==> flow/design.v <==
`timescale 1ns/1ns
module functionGenerator(input clk, rst, input [2:0] status, output reg[7:0] res);
reg signed [15:0] sin=16'b0000000000000000,cos=16'd30000;
reg signed [15:0] last_sin, last_cos;
reg [7:0] counter;
reg [2:0] last_status = 3'b0;
always @(posedge clk, posedge rst) begin
    if(rst == 1)begin
        sin =16'b0000000000000000;
        cos =16'd30000;
    end else if (status != last_status ) begin
        sin =16'b0000000000000000;
        cos =16'd30000;
    end else begin
        last_sin = sin;
        last_cos = cos;
        sin = last_sin + (last_cos>>>6);
        cos = last_cos - (sin>>>6);
    end
end
always @(posedge clk) begin
    if(rst == 1)begin
        counter = 8'b00000000;
    end else begin
        if(status != last_status)
            counter = 8'b00000000;
        else
            counter = counter + 1;
    end
end
always @(posedge clk) begin
    if (status != last_status ) begin
        last_status = status;
    end
    case (status)
        3'b000: begin
                    if(counter[0]) begin
            	          if(counter[7] == 0)
                           res = counter;
                        else
                            res = 255 - counter; 
                    end
                    else begin
                        if(counter[7] == 0)
                            res = -counter;
                        else
                            res = -(255 - counter);
                    end
                end
        3'b001: begin
                  res = sin[15:8] + 127;
                end
        3'b010: 
                if (counter[7] == 0)
                    res = 255;
                else
                    res = 0;
        3'b011: 
                if (counter[7] == 0)
                    res = counter;
                else
                    res = 255 - counter;
        3'b100: 
                res = counter;
        3'b101: begin
                    if(sin[15]==0)
                        res = 127 + sin[15:8];
                    else
                        res = 127 - sin[15:8];
                end
        3'b110: begin
                    if(counter[0]) begin
                        res = 127 + sin[15:8];
                    end else
                        res = 127 - sin[15:8];
                end
    endcase
end
endmodule
# == Step by step through the tools: functionGenerator ==
# The steps from the RTL of functionGenerator to its reports follow in flow order.
# Line numbers count from 1 in the design file above.
# Cell names lack the library's common part.
# Not given: n/a
# inputs
top_module,functionGenerator
clock,clk
library,sky130hd
lib_corner,tt_025C_1v80

# == Word level ==
# Yosys after proc, flatten, opt, wreduce and memory -nomap, before mapping. Memory bits, and registers merged into a memory's read port (data or address), are not among the register bits. Print and check cells are not counted.
# word_totals
reg_bits,51
out_inout_bits,8
in_bits,5
word_cells,34
# op_classes
reduce_logical,3
eq_ne,7
addsub,9
n_mux,10
# op_table
cell,count
8-bit case mux with 7-bit select,1
8-bit two-way mux,7
16-bit two-way mux,2
16-bit by 10-bit adder with 16-bit output,1
16-bit by 10-bit subtractor with 16-bit output,1
8-bit negator,2
3-bit equality test (second input constant),3
7-bit by 8-bit adder with 8-bit output (first input constant),1
7-bit by 8-bit subtractor with 8-bit output (first input constant),1
8-bit by 1-bit adder with 8-bit output (second input constant),1
8-bit by 7-bit adder with 8-bit output (second input constant),1
8-bit subtractor (first input constant),1
7-bit nonzero test,1
3-bit by 2-bit equality test with 1-bit output (second input constant),2
3-bit by 1-bit equality test with 1-bit output (second input constant),1
3-bit inequality test,1
3-bit zero test,1
2-bit OR reduction,1

# == Depth ==
# Yosys ltp: most cells in a row. Word level: on the elaborated netlist, between registers, memories and ports. Mapped: between sequential cells and ports; inverters and the memories' decode and read muxes count.
# depth
word_depth,5
abc_area,0
ltp_mapped,18
ltp_nobuf,18

# == Netlist ==
# Yosys stat after the flow's synthesis: flattened, memories mapped to cells. It holds for the ABC_AREA given above (unset counts as 0); a run with the other value may have another netlist.
# types
cell_type,count,type_area_um2
dfrtp_1,25,625.6
ha_1,28,350.336
edfxtp_1,11,330.317
nor2_1,55,206.448
dfstp_2,7,183.926
xnor2_1,21,183.926
o21ai_0,34,170.163
dfxtp_1,8,160.154
a21oi_1,31,155.149
nand2_1,36,135.13
inv_1,26,97.594
xor2_1,11,96.342
nor3_1,15,75.072
mux2i_1,7,70.067
nand3_1,14,70.067
nand2b_1,11,68.816
a211oi_1,9,67.565
clkbuf_1,14,52.55
# Not listed: further types 44, cells in them 106.
# synth_totals
seq_area_um2,1300.0
buf_cells,18
yosys_area_um2,3915.0
stdcells,469
flip_flops,51

# == Timing after synthesis ==
# Source: OpenSTA report_checks on the synthesized netlist (no wires, ideal clock, input and output delay 20% of the period each), path of least setup slack; recovery checks are left aside. Register names are those of the netlist, which keeps one name where synthesis merged equal registers.
# synth_path
path_type,register to register
from,register cos[6]
to,register cos[15]
t_required_ns,4.071
path_buffers,0
path_slack_ns,0.380
t_first_pin_ns,0.000
stages,17
t_arrival_ns,3.691
setup_ns,0.079
delay_ns,3.770
tclk_ns,4.15
synth_period_reached_ns,3.77
# "delay_ns" = arrival - input delay + setup time.
# "stages": output pins that drive a net of the path, with the launching flip-flop's if there is one; two outputs of one cell count as two.
# "synth_period_reached_ns" = period - worst setup slack (recovery checks aside). The figure is calculated, with input and output delays left at 20% of the set period.
# The rows between start and end are the longest chain of elaborated cells between them; the timing report does not say that the signal goes this way. Where chains are equally long, one stands for them.
# A line is the first line of the expression or statement that the cell stems from. Yosys adds cells for indexed reads and writes and turns some case tables into memories.
# A register here has more assigning lines than the two given.
# synth_via
cell_sequence,dfrtp_1 ha_1 inv_1 fa_1 nor2b_1 o21ai_0 a21boi_0 o2111ai_1 nand3_1 a21oi_1 or2_2 ha_1 a21oi_1 a21boi_1 and2b_2 a22oi_2 mux2i_1
elab_chain_cells,3
cone_cells,3
lines_between,3
classes_between,add/sub: 2; mux: 1
# synth_lines
item,line,source
"start, declared",3,"reg signed [15:0] sin=16'b0000000000000000,cos=16'd30000;"
"start, assigned",10,cos =16'd30000;
"start, assigned",18,cos = last_cos - (sin>>>6);
16-bit by 10-bit adder with 16-bit output,17,sin = last_sin + (last_cos>>>6);
16-bit by 10-bit subtractor with 16-bit output,18,
16-bit two-way mux,11,end else if (status != last_status ) begin
"end, assigned",10,
"end, assigned",18,
"end, declared",3,

# == Timing after layout ==
# From the final timing report of run 1: the path of least setup slack in the routed layout; clock arrival at registers is part of the times.
# layout_path
path_type,register to register
from,register cos[6]
to,register cos[15]
path_slack_ns,1.33
t_required_ns,6.19
t_arrival_ns,4.87
t_first_pin_ns,0.29
stages,17
path_buffers,0
setup_ns,0.07
tclk_ns,5.96
# The rows between start and end are the longest chain of elaborated cells between them; the timing report does not say that the signal goes this way. Where chains are equally long, one stands for them.
# A register here has more assigning lines than the two given.
# layout_via
cell_sequence,dfrtp_1 ha_1 inv_1 fa_1 nor2b_1 o21ai_0 a21boi_0 o2111ai_1 nand3_1 a21oi_1 or2_2 ha_1 a21oi_1 a21boi_1 and2b_2 a22oi_2 mux2i_1
elab_chain_cells,3
cone_cells,3
lines_between,3
classes_between,add/sub: 2; mux: 1
# layout_lines
item,line,source
"start, declared",3,"reg signed [15:0] sin=16'b0000000000000000,cos=16'd30000;"
"start, assigned",10,cos =16'd30000;
"start, assigned",18,cos = last_cos - (sin>>>6);
16-bit by 10-bit adder with 16-bit output,17,sin = last_sin + (last_cos>>>6);
16-bit by 10-bit subtractor with 16-bit output,18,
16-bit two-way mux,11,end else if (status != last_status ) begin
"end, assigned",10,
"end, assigned",18,
"end, declared",3,

# Design functionGenerator on sky130hd. What follows are 2 stored runs of the flow, each under its own settings; their order means nothing. The constraints put input and output delay at 20% of the set period each and load the outputs with 0.01 pF.
# "achievedPeriod_ns" = clock period - worst setup slack. The figure is calculated, with input and output delays left at 20% of the set period.
# "worst_path_ns" is the time allowed to the run's worst setup path (the clock period less input and output delay, where it has them) less its slack. Clock arrival times count: a late capture clock shortens it, a late launch clock lengthens it.
# "power_mw": no workload was simulated; the value follows from the tool's default switching activity.
# A setting shown as - is not set for that run.
stored run,period_ns,CORE_UTILIZATION,SETUP_SLACK_MARGIN,PLACE_DENSITY_LB_ADDON,CORE_ASPECT_RATIO,CELL_PAD_IN_SITES_GLOBAL_PLACEMENT,CAP_MARGIN,SLEW_MARGIN,CORE_MARGIN,CELL_PAD_IN_SITES_DETAIL_PLACEMENT,TNS_END_PERCENT,MAX_ROUTING_LAYER,timing.setup.ws_ns,tns_ns,power_mw,worst_path_ns,timing.worst_path_kind,synthesis_area_um2,cell_area_final_um2,holdWs_ns,total_die_area_um2,achievedPeriod_ns,post_route_util_pct
run 1,5.96,19,0.2,0.12,0.9,0,25,20,2,-,-,-,1.326,0.000,0.9845,4.63,register to register,3915.0,4473.0,0.575,21771.4,4.634,22.2
run 2,5.8,34,-,0.0,-,-,20,0,2,2,45,met4,1.224,0.000,0.9265,4.58,register to register,3915.0,4285.4,0.584,12388.8,4.576,37.9
